==> flow/design.v <==
module D_ff( 
	input clk, 
	input reset, 
	input regWrite, 
	input decOut1b , 
	input d, 
	output reg q);
	always @ (negedge clk)
		begin
			if(reset==1)
				q=0;
			else
				if(regWrite == 1 && decOut1b==1)
					begin
						q=d;
					end
		end
endmodule
module register32bit( 
	input clk, 
	input reset, 
	input regWrite, 
	input decOut1b, 
	input [31:0] writeData,
	output [31:0] outR );
	D_ff d_ff0(clk, reset, regWrite, decOut1b ,writeData[0], outR[0]);
	D_ff d_ff1(clk, reset, regWrite, decOut1b ,writeData[1], outR[1]);
	D_ff d_ff2(clk, reset, regWrite, decOut1b ,writeData[2], outR[2]);
	D_ff d_ff3(clk, reset, regWrite, decOut1b ,writeData[3], outR[3]);
	D_ff d_ff4(clk, reset, regWrite, decOut1b ,writeData[4], outR[4]);
	D_ff d_ff5(clk, reset, regWrite, decOut1b ,writeData[5], outR[5]);
	D_ff d_ff6(clk, reset, regWrite, decOut1b ,writeData[6], outR[6]);
	D_ff d_ff7(clk, reset, regWrite, decOut1b ,writeData[7], outR[7]);
	D_ff d_ff8(clk, reset, regWrite, decOut1b ,writeData[8], outR[8]);
	D_ff d_ff9(clk, reset, regWrite, decOut1b ,writeData[9], outR[9]);
	D_ff d_ff10(clk, reset, regWrite, decOut1b ,writeData[10], outR[10]);
	D_ff d_ff11(clk, reset, regWrite, decOut1b ,writeData[11], outR[11]);
	D_ff d_ff12(clk, reset, regWrite, decOut1b ,writeData[12], outR[12]);
	D_ff d_ff13(clk, reset, regWrite, decOut1b ,writeData[13], outR[13]);
	D_ff d_ff14(clk, reset, regWrite, decOut1b ,writeData[14], outR[14]);
	D_ff d_ff15(clk, reset, regWrite, decOut1b ,writeData[15], outR[15]);
	D_ff d_ff16(clk, reset, regWrite, decOut1b ,writeData[16], outR[16]);
	D_ff d_ff17(clk, reset, regWrite, decOut1b ,writeData[17], outR[17]);
	D_ff d_ff18(clk, reset, regWrite, decOut1b ,writeData[18], outR[18]);
	D_ff d_ff19(clk, reset, regWrite, decOut1b ,writeData[19], outR[19]);
	D_ff d_ff20(clk, reset, regWrite, decOut1b ,writeData[20], outR[20]);
	D_ff d_ff21(clk, reset, regWrite, decOut1b ,writeData[21], outR[21]);
	D_ff d_ff22(clk, reset, regWrite, decOut1b ,writeData[22], outR[22]);
	D_ff d_ff23(clk, reset, regWrite, decOut1b ,writeData[23], outR[23]);
	D_ff d_ff24(clk, reset, regWrite, decOut1b ,writeData[24], outR[24]);
	D_ff d_ff25(clk, reset, regWrite, decOut1b ,writeData[25], outR[25]);
	D_ff d_ff26(clk, reset, regWrite, decOut1b ,writeData[26], outR[26]);
	D_ff d_ff27(clk, reset, regWrite, decOut1b ,writeData[27], outR[27]);
	D_ff d_ff28(clk, reset, regWrite, decOut1b ,writeData[28], outR[28]);
	D_ff d_ff29(clk, reset, regWrite, decOut1b ,writeData[29], outR[29]);
	D_ff d_ff30(clk, reset, regWrite, decOut1b ,writeData[30], outR[30]);
	D_ff d_ff31(clk, reset, regWrite, decOut1b ,writeData[31], outR[31]);
endmodule
module register26bit( 
	input clk, 
	input reset, 
	input regWrite, 
	input decOut1b, 
	input [25:0] writeData,
	output [25:0] outR );
	D_ff dff0(clk, reset, regWrite, decOut1b ,writeData[0], outR[0]);
	D_ff dff1(clk, reset, regWrite, decOut1b ,writeData[1], outR[1]);
	D_ff dff2(clk, reset, regWrite, decOut1b ,writeData[2], outR[2]);
	D_ff dff3(clk, reset, regWrite, decOut1b ,writeData[3], outR[3]);
	D_ff dff4(clk, reset, regWrite, decOut1b ,writeData[4], outR[4]);
	D_ff dff5(clk, reset, regWrite, decOut1b ,writeData[5], outR[5]);
	D_ff dff6(clk, reset, regWrite, decOut1b ,writeData[6], outR[6]);
	D_ff dff7(clk, reset, regWrite, decOut1b ,writeData[7], outR[7]);
	D_ff dff8(clk, reset, regWrite, decOut1b ,writeData[8], outR[8]);
	D_ff dff9(clk, reset, regWrite, decOut1b ,writeData[9], outR[9]);
	D_ff dff10(clk, reset, regWrite, decOut1b ,writeData[10], outR[10]);
	D_ff dff11(clk, reset, regWrite, decOut1b ,writeData[11], outR[11]);
	D_ff dff12(clk, reset, regWrite, decOut1b ,writeData[12], outR[12]);
	D_ff dff13(clk, reset, regWrite, decOut1b ,writeData[13], outR[13]);
	D_ff dff14(clk, reset, regWrite, decOut1b ,writeData[14], outR[14]);
	D_ff dff15(clk, reset, regWrite, decOut1b ,writeData[15], outR[15]);
	D_ff dff16(clk, reset, regWrite, decOut1b ,writeData[16], outR[16]);
	D_ff dff17(clk, reset, regWrite, decOut1b ,writeData[17], outR[17]);
	D_ff dff18(clk, reset, regWrite, decOut1b ,writeData[18], outR[18]);
	D_ff dff19(clk, reset, regWrite, decOut1b ,writeData[19], outR[19]);
	D_ff dff20(clk, reset, regWrite, decOut1b ,writeData[20], outR[20]);
	D_ff dff21(clk, reset, regWrite, decOut1b ,writeData[21], outR[21]);
	D_ff dff22(clk, reset, regWrite, decOut1b ,writeData[22], outR[22]);
	D_ff dff23(clk, reset, regWrite, decOut1b ,writeData[23], outR[23]);
	D_ff dff24(clk, reset, regWrite, decOut1b ,writeData[24], outR[24]);
	D_ff dff25(clk, reset, regWrite, decOut1b ,writeData[25], outR[25]);
endmodule
module tag_array(
	input clk, 
	input reset, 
	input regWrite, 
	input decOut1b, 
	input [25:0] tag_in0, tag_in1, tag_in2, tag_in3, tag_in4, tag_in5, tag_in6, tag_in7,
	output [25:0] tag_out0, tag_out1, tag_out2, tag_out3, tag_out4, tag_out5, tag_out6, tag_out7
	);
	register26bit R0(clk, reset, regWrite, decOut1b, tag_in0, tag_out0 );
	register26bit R1(clk, reset, regWrite, decOut1b, tag_in1, tag_out1 );
	register26bit R2(clk, reset, regWrite, decOut1b, tag_in2, tag_out2 );
	register26bit R3(clk, reset, regWrite, decOut1b, tag_in3, tag_out3 );
	register26bit R4(clk, reset, regWrite, decOut1b, tag_in4, tag_out4 );
	register26bit R5(clk, reset, regWrite, decOut1b, tag_in5, tag_out5 );
	register26bit R6(clk, reset, regWrite, decOut1b, tag_in6, tag_out6 );
	register26bit R7(clk, reset, regWrite, decOut1b, tag_in7, tag_out7 );
endmodule
module block_array(
	input clk, 
	input reset, 
	input regWrite, 
	input decOut1b, 
	input [31:0] block_in0, block_in1, block_in2, block_in3, block_in4, block_in5, block_in6, block_in7,
	output [31:0] block_out0, block_out1, block_out2, block_out3, block_out4, block_out5, block_out6, block_out7
	);
	register32bit r0(clk, reset, regWrite, decOut1b, block_in0, block_out0 );
	register32bit r1(clk, reset, regWrite, decOut1b, block_in1, block_out1 );
	register32bit r2(clk, reset, regWrite, decOut1b, block_in2, block_out2 );
	register32bit r3(clk, reset, regWrite, decOut1b, block_in3, block_out3 );
	register32bit r4(clk, reset, regWrite, decOut1b, block_in4, block_out4 );
	register32bit r5(clk, reset, regWrite, decOut1b, block_in5, block_out5 );
	register32bit r6(clk, reset, regWrite, decOut1b, block_in6, block_out6 );
	register32bit r7(clk, reset, regWrite, decOut1b, block_in7, block_out7 );
endmodule
module valid_bit_array(
	input clk, 
	input reset, 
	input regWrite, 
	input decOut1b, 
	input valid_in0, valid_in1, valid_in2, valid_in3, valid_in4, valid_in5, valid_in6, valid_in7,
	output valid_out0, valid_out1, valid_out2, valid_out3, valid_out4, valid_out5, valid_out6, valid_out7
	);
	D_ff valid0(clk, reset, regWrite, decOut1b ,valid_in0, valid_out0);
	D_ff valid1(clk, reset, regWrite, decOut1b ,valid_in1, valid_out1);
	D_ff valid2(clk, reset, regWrite, decOut1b ,valid_in2, valid_out2);
	D_ff valid3(clk, reset, regWrite, decOut1b ,valid_in3, valid_out3);
	D_ff valid4(clk, reset, regWrite, decOut1b ,valid_in4, valid_out4);
	D_ff valid5(clk, reset, regWrite, decOut1b ,valid_in5, valid_out5);
	D_ff valid6(clk, reset, regWrite, decOut1b ,valid_in6, valid_out6);
	D_ff valid7(clk, reset, regWrite, decOut1b ,valid_in7, valid_out7);
endmodule
## Tool chain data of block_array

What the tools print for block_array, step after step.
Line numbers count from 1 in the design file above.
Operators: Yosys type, input widths -> output width; for muxes data width and select width s.
Cell names lack the library's common part.
A cell with -- has no value.

| set-up | value |
|---|---|
| top module | block_array |
| clock port | clk |
| library | sky130hd |
| corner | tt_025C_1v80 |

## Word-level counts

Source: Yosys, flattened and elaborated, memories not mapped. Widths are those after wreduce; folded enables and synchronous resets count as part of the registers. Registers that Yosys merges into a memory's read port (data or address) are not register bits. Print and check cells do not count. Equal cells are merged and count once.

| word-level totals | value |
|---|---|
| input port bits | 260 |
| output and inout port bits | 256 |
| elaborated cells | 257 |
| register bits after elaboration | 256 |

| operators by class | value |
|---|---|
| reductions and logical operators | 1 |

Operators by type and width:

| cell | count |
|---|---|
| $logic_and 1x1->1 | 1 |

## Longest topological paths

Longest topological path by Yosys (ltp), each cell counted once; first at word level (registers and memories cut), then after technology mapping (sequential cells cut; the memories' decode and read muxes count).

| logic depth | value |
|---|---|
| depth after elaboration | 1 |
| ABC_AREA | 0 |
| gate-level depth with buffers | 5 |
| mapped depth without buffers | 2 |

## After synthesis

Yosys stat after the flow's synthesis: flattened, memories mapped to cells. It holds for the ABC_AREA given above (unset counts as 0); a run with the other value may have another netlist.
Totals and module areas in this step are rounded.

Cells by type:

| cell type | count | area in all (um^2) |
|---|---|---|
| dfxtp_1 | 256 | 5.12E+03 |
| a21bo_1 | 211 | 2.11E+03 |
| buf_4 | 260 | 1.95E+03 |
| nand3_1 | 256 | 1.28E+03 |
| a21oi_1 | 243 | 1.22E+03 |
| a21bo_2 | 45 | 450.432 |
| buf_2 | 77 | 385.37 |
| buf_6 | 32 | 360.346 |
| a21oi_2 | 13 | 113.859 |
| clkbuf_1 | 21 | 78.826 |
| buf_1 | 8 | 30.029 |
| inv_1 | 1 | 3.754 |

| synthesis totals | value |
|---|---|
| standard cells after synthesis | 1423 |
| cell area after synthesis | 13100 um^2 |
| buffer cells | 398 |
| flip-flops | 256 |
| sequential part of the area | 5120 um^2 |

By module: a second synthesis without flattening, with its own total; a netlist apart from the flattened one above.

| second synthesis, totals | value |
|---|---|
| cells (unflattened synthesis) | 1280 |
| area (unflattened synthesis) | 12200 um^2 |

Each row is one instance without its submodules.

Modules:

| module | instances | area (um^2) | seq. area (um^2) | cells |
|---|---|---|---|---|
| D_ff | 256 | 47.5 | 20.0 | 5 |
| block_array | 1 | 0.0 | 0.0 | 0 |
| register32bit | 8 | 0.0 | 0.0 | 0 |

==> results <==
Below are 2 stored runs of the flow (Yosys, OpenROAD; platform sky130hd) on block_array, each with its settings and what was measured, unordered. Constraints: input delay and output delay 20% of the set period each, output load 0.01 pF.
By "overall power" is meant OpenSTA's value without simulated activity: inputs other than the clock are taken to toggle once in ten clock periods, and the tool carries that through the logic.
The results are shown rounded.

## Stored run 1

==> flow/run.sh <==
#!/bin/bash
# the make line also repeats the synthesis and layout settings of config.mk as NAME=value (left out here)
make -C /OpenROAD-flow-scripts/flow DESIGN_CONFIG=/design/flow/config.mk WORK_HOME=/design/flow/orfs CLKGATE_MAP_FILE= finish
==> flow/config.mk <==
export PLATFORM = sky130hd
export DESIGN_NAME = block_array
export DESIGN_NICKNAME = block_array
export VERILOG_FILES = /design/flow/design.v
export SDC_FILE = /design/flow/constraint.sdc
export NUM_CORES = 4
export LEC_CHECK = 0
export CAP_MARGIN = 20
export CORE_MARGIN = 2
export CORE_UTILIZATION = 40
export SETUP_SLACK_MARGIN = 0.23
export SLEW_MARGIN = 20
==> flow/constraint.sdc <==
create_clock -name core_clock -period 2.74 [get_ports {clk}]
set_input_delay 0.5480 -clock core_clock [delete_from_list [all_inputs] [get_ports {clk}]]
set_output_delay 0.5480 -clock core_clock [all_outputs]
set_load 0.01 [all_outputs]

| result of stored run 1 | value |
|---|---|
| overall power | 11.2 mW |
| worst hold slack | 569 ps |
| standard-cell area after routing | 19700 um^2 |
| total die area | 34200 um^2 |
| final design utilization | 0.608 |
| setup slack of the worst path | -237 ps |
| summed negative setup slack | -51500 ps |
| Yosys chip area after synthesis | 13100 um^2 |

## Stored run 2

==> flow/run.sh <==
#!/bin/bash
# the make line also repeats the synthesis and layout settings of config.mk as NAME=value (left out here)
make -C /OpenROAD-flow-scripts/flow DESIGN_CONFIG=/design/flow/config.mk WORK_HOME=/design/flow/orfs CLKGATE_MAP_FILE= finish
==> flow/config.mk <==
export PLATFORM = sky130hd
export DESIGN_NAME = block_array
export DESIGN_NICKNAME = block_array
export VERILOG_FILES = /design/flow/design.v
export SDC_FILE = /design/flow/constraint.sdc
export NUM_CORES = 4
export LEC_CHECK = 0
export CAP_MARGIN = 20
export CELL_PAD_IN_SITES_DETAIL_PLACEMENT = 1
export CORE_ASPECT_RATIO = 0.76
export CORE_MARGIN = 2
export CORE_UTILIZATION = 61
export SETUP_SLACK_MARGIN = 0.46
export SLEW_MARGIN = 20
==> flow/constraint.sdc <==
create_clock -name core_clock -period 2.29 [get_ports {clk}]
set_input_delay 0.4580 -clock core_clock [delete_from_list [all_inputs] [get_ports {clk}]]
set_output_delay 0.4580 -clock core_clock [all_outputs]
set_load 0.01 [all_outputs]

Stored run 2: no final report: placement broke off with DPL-0033
